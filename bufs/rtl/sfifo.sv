==> flow/design.v <==
module tokens_sfifo #(
	parameter DW   = 32,
	parameter DP   = 8,
	parameter MSKO = 0,
	parameter FWFT = 0
)(
	input           clk,     
	input           rst_n,   
	input 	        src_vld,
	output          src_rdy,
	input [DW-1:0]  src_dat,
	output          dst_vld,
	input           dst_rdy,
	output [DW-1:0] dst_dat
);
genvar i;
generate
	if(DP == 0) begin: dp_ft
		assign dst_vld = src_vld;
		assign src_rdy = dst_rdy;
		assign dst_dat = src_dat;
	end else begin : dp_gt1
		reg [DW-1:0]  fifo [DP-1:0];
		wire [DP-1:0] fifo_wen;
		wire wen = src_vld & src_rdy;
		wire ren = dst_vld & dst_rdy;
		wire [DP-1:0] rptr_vec_nxt;
		reg  [DP-1:0] rptr_vec;
		wire [DP-1:0] wptr_vec_nxt;
		reg  [DP-1:0] wptr_vec;
		if (DP == 1) begin: rptr_dp_1
			assign rptr_vec_nxt = 1'b1;
		end else begin : rptr_gt1
			assign rptr_vec_nxt = rptr_vec[DP-1] ? {{DP-1{1'b0}}, 1'b1} : (rptr_vec << 1);
		end
		if (DP == 1) begin : wptr_dp_1
			assign wptr_vec_nxt = 1'b1;
		end else begin : wptr_gt1
			assign wptr_vec_nxt = wptr_vec[DP-1] ? {{DP-1{1'b0}}, 1'b1} : (wptr_vec << 1);
		end
		always_ff @(posedge clk, negedge rst_n)
			if(~rst_n)    rptr_vec <= {{DP-1{1'b0}}, 1'b1};
			else if (ren) rptr_vec <= rptr_vec_nxt;
		always_ff @(posedge clk, negedge rst_n)
			if(~rst_n)    wptr_vec <= {{DP-1{1'b0}}, 1'b1};
			else if (wen) wptr_vec <= wptr_vec_nxt;
		wire [DP:0] src_vec;
		wire [DP:0] dst_vec;
		wire [DP:0] vec_nxt;
		reg  [DP:0] vec;
		wire vec_en = (ren ^ wen);
		assign vec_nxt = wen ? {vec[DP-1:0], 1'b1} : (vec >> 1);
		always_ff @(posedge clk, negedge rst_n)
			if(~rst_n)       vec <= {{DP-1{1'b0}}, 1'b1};
			else if (vec_en) vec <= vec_nxt;
		assign src_vec = {1'b0, vec[DP:1]};
		assign dst_vec = {1'b0, vec[DP:1]};
		if (DP ==1) begin : dp_eq1
			if (FWFT) begin : fwft
				assign src_rdy = (~src_vec[DP-1]);
			end else begin : nfwft
				assign src_rdy = (~src_vec[DP-1]) | ren;
			end
		end else begin : nfwft_dp_gt1
			assign src_rdy = (~src_vec[DP-1]);
		end
		for (i = 0; i < DP; i++) begin: gen
			assign fifo_wen[i] = wen & wptr_vec[i];
			always_ff @(posedge clk)
				if (fifo_wen[i]) fifo[i] <= src_dat;
		end
		reg [DW-1:0] mux_dat;
		always_comb begin
			mux_dat = {DW{1'b0}};
			for (int j = 0; j < DP; j++) begin
				mux_dat = mux_dat | {DW{rptr_vec[j]}} & fifo[j];
			end
		end
		if (MSKO) begin : mask_out
			assign dst_dat = {DW{dst_vld}} & mux_dat;
		end else begin : no_mask_out
			assign dst_dat = mux_dat;
		end
		assign dst_vld = dst_vec[0];
	end
endgenerate
endmodule 
module tokens_sfifo_bps #(
	parameter DP = 8,
	parameter DW = 32
)(
	input           clk,     
	input           rst_n,   
	input 	        src_vld,
	output          src_rdy,
	input [DW-1:0]  src_dat,
	output          dst_vld,
	input           dst_rdy,
	output [DW-1:0] dst_dat
);
  wire          fifo_src_vld;
  wire          fifo_src_rdy;
  wire [DW-1:0] fifo_src_dat;
  wire          fifo_dst_vld;
  wire          fifo_dst_rdy;
  wire [DW-1:0] fifo_dst_dat;
  tokens_sfifo #(.DW(DW), .DP(DP), .FWFT(1))
  i_tokens_sfifo (
	.clk    (clk         ),
	.rst_n  (rst_n       ),
	.src_vld(fifo_src_vld),
	.src_rdy(fifo_src_rdy),
	.src_dat(fifo_src_dat),
	.dst_vld(fifo_dst_vld),
	.dst_rdy(fifo_dst_rdy),
	.dst_dat(fifo_dst_dat)
);
  assign src_rdy = fifo_src_rdy;
  wire byp = src_vld & dst_rdy & (~fifo_dst_vld);
  assign dst_vld = fifo_dst_vld | src_vld;
  assign dst_dat = fifo_dst_vld ? fifo_dst_dat : src_dat;
  assign fifo_src_dat  = src_dat;
  assign fifo_src_vld = src_vld & (~byp);
endmodule 
* Step by step through the tools: tokens_sfifo_bps *
Tool output for the design above, in the order of the flow.
Lines are those of the file above, counted from 1.
A cell with n/a has no value.

inputs
  design top = tokens_sfifo_bps
  clock = clk
  standard-cell library = sky130hd
  corner = tt_025C_1v80

* Word-level counts *
Yosys after proc, flatten, opt, wreduce and memory -nomap, before mapping. Enables and synchronous resets that opt folds into registers are not counted as muxes. Print and check cells are not counted. Equal cells are merged and count once.

word-level totals
  register bits = 281
  input port bits = 36
  elaborated cells = 48

operators by class
  multiplexer cells = 4
  bitwise operators = 33

operator list
  operator           number
  AND 32 bit         8
  bitwise OR 32 bit  7
  2-to-1 mux 32 bit  1
  2-to-1 mux 8 bit   2
  AND 1 bit          13
  2-to-1 mux 9 bit   1
  NOT 1 bit          3
  bitwise OR 1 bit   1
  XOR 1 bit          1

* Longest topological paths *
Depth = most cells in a row (Yosys ltp): at word level without a register or memory, in the mapped netlist without a sequential cell, where the memories' decode and read muxes count.

logic depth
  depth after elaboration = 9
  ABC_AREA = 0
  gate-level depth with buffers = 5

* Synthesis result *
Yosys stat after the flow's synthesis: flattened, memories mapped to cells. It holds for the ABC_AREA given above (unset counts as 0); a run with the other value may have another netlist.

mapped netlist
  mapped area = 2092.0 um^2
  standard cells after synthesis = 118
  flip-flops = 49

cell types
  cell                       number  area in all (um^2)
  sky130_fd_sc_hd__edfxtp_1  32      960.922
  sky130_fd_sc_hd__mux2_2    38      427.91
  sky130_fd_sc_hd__dfrtp_1   15      375.36
  sky130_fd_sc_hd__mux2_4    7       105.101
  sky130_fd_sc_hd__dfstp_2   2       52.55
  sky130_fd_sc_hd__nor2b_1   7       43.792
  sky130_fd_sc_hd__a21oi_4   1       16.266
  sky130_fd_sc_hd__buf_2     3       15.014
  sky130_fd_sc_hd__buf_8     1       15.014
  sky130_fd_sc_hd__o21ai_0   3       15.014
  sky130_fd_sc_hd__nand2b_4  1       13.763
  sky130_fd_sc_hd__or2_2     2       12.512
  sky130_fd_sc_hd__a21o_1    1       7.507
  sky130_fd_sc_hd__buf_4     1       7.507
  sky130_fd_sc_hd__o21a_1    1       7.507
  sky130_fd_sc_hd__and2_1    1       6.256
  sky130_fd_sc_hd__inv_4     1       6.256
  sky130_fd_sc_hd__inv_1     1       3.754

The figures by module come from a second, unflattened synthesis with its own total; it is not the netlist above.

second synthesis, totals
  cells (unflattened synthesis) = 597
  area (unflattened synthesis) = 10694.0 um^2

Rows give one instance, submodules left out.

by module
  module            cells  times used  area (um^2)  seq. area (um^2)
  tokens_sfifo      557    1           10136.0      8316.7
  tokens_sfifo_bps  40     1           558.0        0.0

* Worst setup path after synthesis *
Source: OpenSTA report_checks on the synthesized netlist (no wires, ideal clock, input and output delay 20% of the period each), path of least setup slack; recovery checks are left aside. Register names are those of the netlist, which keeps one name where synthesis merged equal registers.

path after synthesis
  kind = reg2reg
  from = register i_tokens_sfifo.dp_gt1.vec[8]
  to = register i_tokens_sfifo.dp_gt1.fifo[0][0]
  stages on the path = 5
  setup time = 392 ps
  slack = -7 ps
  period = 2120 ps
  path delay = 2127 ps
  data arrival time = 1735 ps
  launch time at the first pin = 0 ps
  buffers on the path = 1
  synthesis period reached = 2127 ps

"path delay" = arrival - input delay + setup time.
"stages on the path" counts driving pins, that of a launching flip-flop among them; a cell with two outputs on the path counts twice.
"synthesis period reached" = period - worst setup slack (recovery checks aside). The figure is calculated, with input and output delays left at 20% of the set period.
Between the ends stands the longest chain of elaborated cells between them, by number of cells; it is not shown to be the way that was timed. Of several equally long chains one is given.
Each line given opens the expression or statement behind the cell; cells for indexed reads and writes are added by Yosys, which also makes memories of some case tables.

between the ends, after synthesis
  cells stage by stage = sky130_fd_sc_hd__dfrtp_1 sky130_fd_sc_hd__nand2b_4 sky130_fd_sc_hd__a21oi_4 sky130_fd_sc_hd__buf_8 sky130_fd_sc_hd__and2_1
  length of the longest elaborated chain = 3
  elaborated cells on any way between the ends = 3
  those cells by class = logic (3)

ends and longest elaborated chain, after synthesis
  element          RTL line  RTL
  start, declared  50        reg [DP:0] vec;
  start, assigned  54        if(~rst_n) vec <= {{DP-1{1'b0}}, 1'b1};
  start, assigned  55        else if (vec_en) vec <= vec_nxt;
  NOT 1 bit        65        assign src_rdy = (~src_vec[DP-1]);
  AND 1 bit        25        wire wen = src_vld & src_rdy;
  AND 1 bit        68        assign fifo_wen[i] = wen & wptr_vec[i];
  end, assigned    70        if (fifo_wen[i]) fifo[i] <= src_dat;
  end, declared    23        reg [DW-1:0] fifo [DP-1:0];

* Timing after layout *
From the final timing report of run 1: the path of least setup slack in the routed layout; clock arrival at registers is part of the times.
The report prints the path's times to 10 ps; the period is as set.

path after layout
  kind = reg2out
  from = register i_tokens_sfifo.dp_gt1.vec[1]
  to = output port dst_dat[9]
  launch time at the first pin = 280 ps
  slack = 800 ps
  buffers on the path = 2
  data arrival time = 2230 ps
  period = 3790 ps
  stages on the path = 4

Between the ends stands the longest chain of elaborated cells between them, by number of cells; it is not shown to be the way that was timed. Of several equally long chains one is given.

between the ends, after layout
  cells stage by stage = sky130_fd_sc_hd__dfrtp_1 sky130_fd_sc_hd__buf_12 sky130_fd_sc_hd__mux2_2 sky130_fd_sc_hd__clkdlybuf4s50_1
  length of the longest elaborated chain = 1
  elaborated cells on any way between the ends = 1
  those cells by class = mux (1)

ends and longest elaborated chain, after layout
  element            RTL line  RTL
  start, declared    50        reg [DP:0] vec;
  start, assigned    54        if(~rst_n) vec <= {{DP-1{1'b0}}, 1'b1};
  start, assigned    55        else if (vec_en) vec <= vec_nxt;
  2-to-1 mux 32 bit  121       assign dst_dat = fifo_dst_vld ? fifo_dst_dat : src_dat;
  end, declared      99        output [DW-1:0] dst_dat

Subject: flow runs of tokens_sfifo_bps

Hi,

Design tokens_sfifo_bps on sky130hd. What follows are 2 stored runs of the flow, each under its own settings; their order means nothing. The constraints put input and output delay at 20% of the set period each and load the outputs with 0.01 pF.
"achieved clock period" = clock period - worst setup slack. The figure is calculated, with input and output delays left at 20% of the set period.
"worst setup path time": the worst setup path's part of the clock period (all of it between registers, 20% less for each end at a port) less its slack. A launch clock that arrives late makes it longer, a capture clock that arrives late makes it shorter.
"power": no workload was simulated; the value follows from the tool's default switching activity.
"worst setup path time" is known to 10 ps.

Run 1
==> flow/run.sh <==
#!/bin/bash
# the make line also repeats the synthesis and layout settings of config.mk as NAME=value (left out here)
make -C /OpenROAD-flow-scripts/flow DESIGN_CONFIG=/design/flow/config.mk WORK_HOME=/design/flow/orfs CLKGATE_MAP_FILE= finish
==> flow/config.mk <==
export PLATFORM = sky130hd
export DESIGN_NAME = tokens_sfifo_bps
export DESIGN_NICKNAME = tokens_sfifo_bps
export VERILOG_FILES = /design/flow/design.v
export SDC_FILE = /design/flow/constraint.sdc
export NUM_CORES = 4
export LEC_CHECK = 0
export CAP_MARGIN = 15
export CORE_MARGIN = 10
export CORE_UTILIZATION = 53
export MIN_ROUTING_LAYER = met2
export PLACE_DENSITY = 0.79
export SETUP_SLACK_MARGIN = 0.51
export SLEW_MARGIN = 20
export TNS_END_PERCENT = 15
==> flow/constraint.sdc <==
create_clock -name core_clock -period 3.79 [get_ports {clk}]
set_input_delay 0.7580 -clock core_clock [delete_from_list [all_inputs] [get_ports {clk}]]
set_output_delay 0.7580 -clock core_clock [all_outputs]
set_load 0.01 [all_outputs]

==> results of run 1 <==
chip area after synthesis (Yosys): 2092.0 um^2
die area: 6860.0 um^2
standard-cell area of the final layout: 2927.8 um^2
utilization: 0.782
worst setup slack after layout: 798 ps
total negative slack: 0 ps
worst hold slack: 507 ps
power: 0.001109 W
achieved clock period: 2992 ps
worst setup path time: 2230 ps
worst setup path kind: reg2out

Run 2
==> flow/run.sh <==
#!/bin/bash
# the make line also repeats the synthesis and layout settings of config.mk as NAME=value (left out here)
make -C /OpenROAD-flow-scripts/flow DESIGN_CONFIG=/design/flow/config.mk WORK_HOME=/design/flow/orfs CLKGATE_MAP_FILE= finish
==> flow/config.mk <==
export PLATFORM = sky130hd
export DESIGN_NAME = tokens_sfifo_bps
export DESIGN_NICKNAME = tokens_sfifo_bps
export VERILOG_FILES = /design/flow/design.v
export SDC_FILE = /design/flow/constraint.sdc
export NUM_CORES = 4
export LEC_CHECK = 0
export CAP_MARGIN = 20
export CORE_MARGIN = 2
export CORE_UTILIZATION = 31
export SLEW_MARGIN = 20
==> flow/constraint.sdc <==
create_clock -name core_clock -period 2.49 [get_ports {clk}]
set_input_delay 0.4980 -clock core_clock [delete_from_list [all_inputs] [get_ports {clk}]]
set_output_delay 0.4980 -clock core_clock [all_outputs]
set_load 0.01 [all_outputs]

==> results of run 2 <==
chip area after synthesis (Yosys): 2092.0 um^2
die area: 7421.8 um^2
standard-cell area of the final layout: 2964.1 um^2
utilization: 0.462
worst setup slack after layout: 147 ps
total negative slack: 0 ps
worst hold slack: 498 ps
power: 0.001674 W
achieved clock period: 2343 ps
worst setup path time: 1850 ps
worst setup path kind: reg2out

Regards
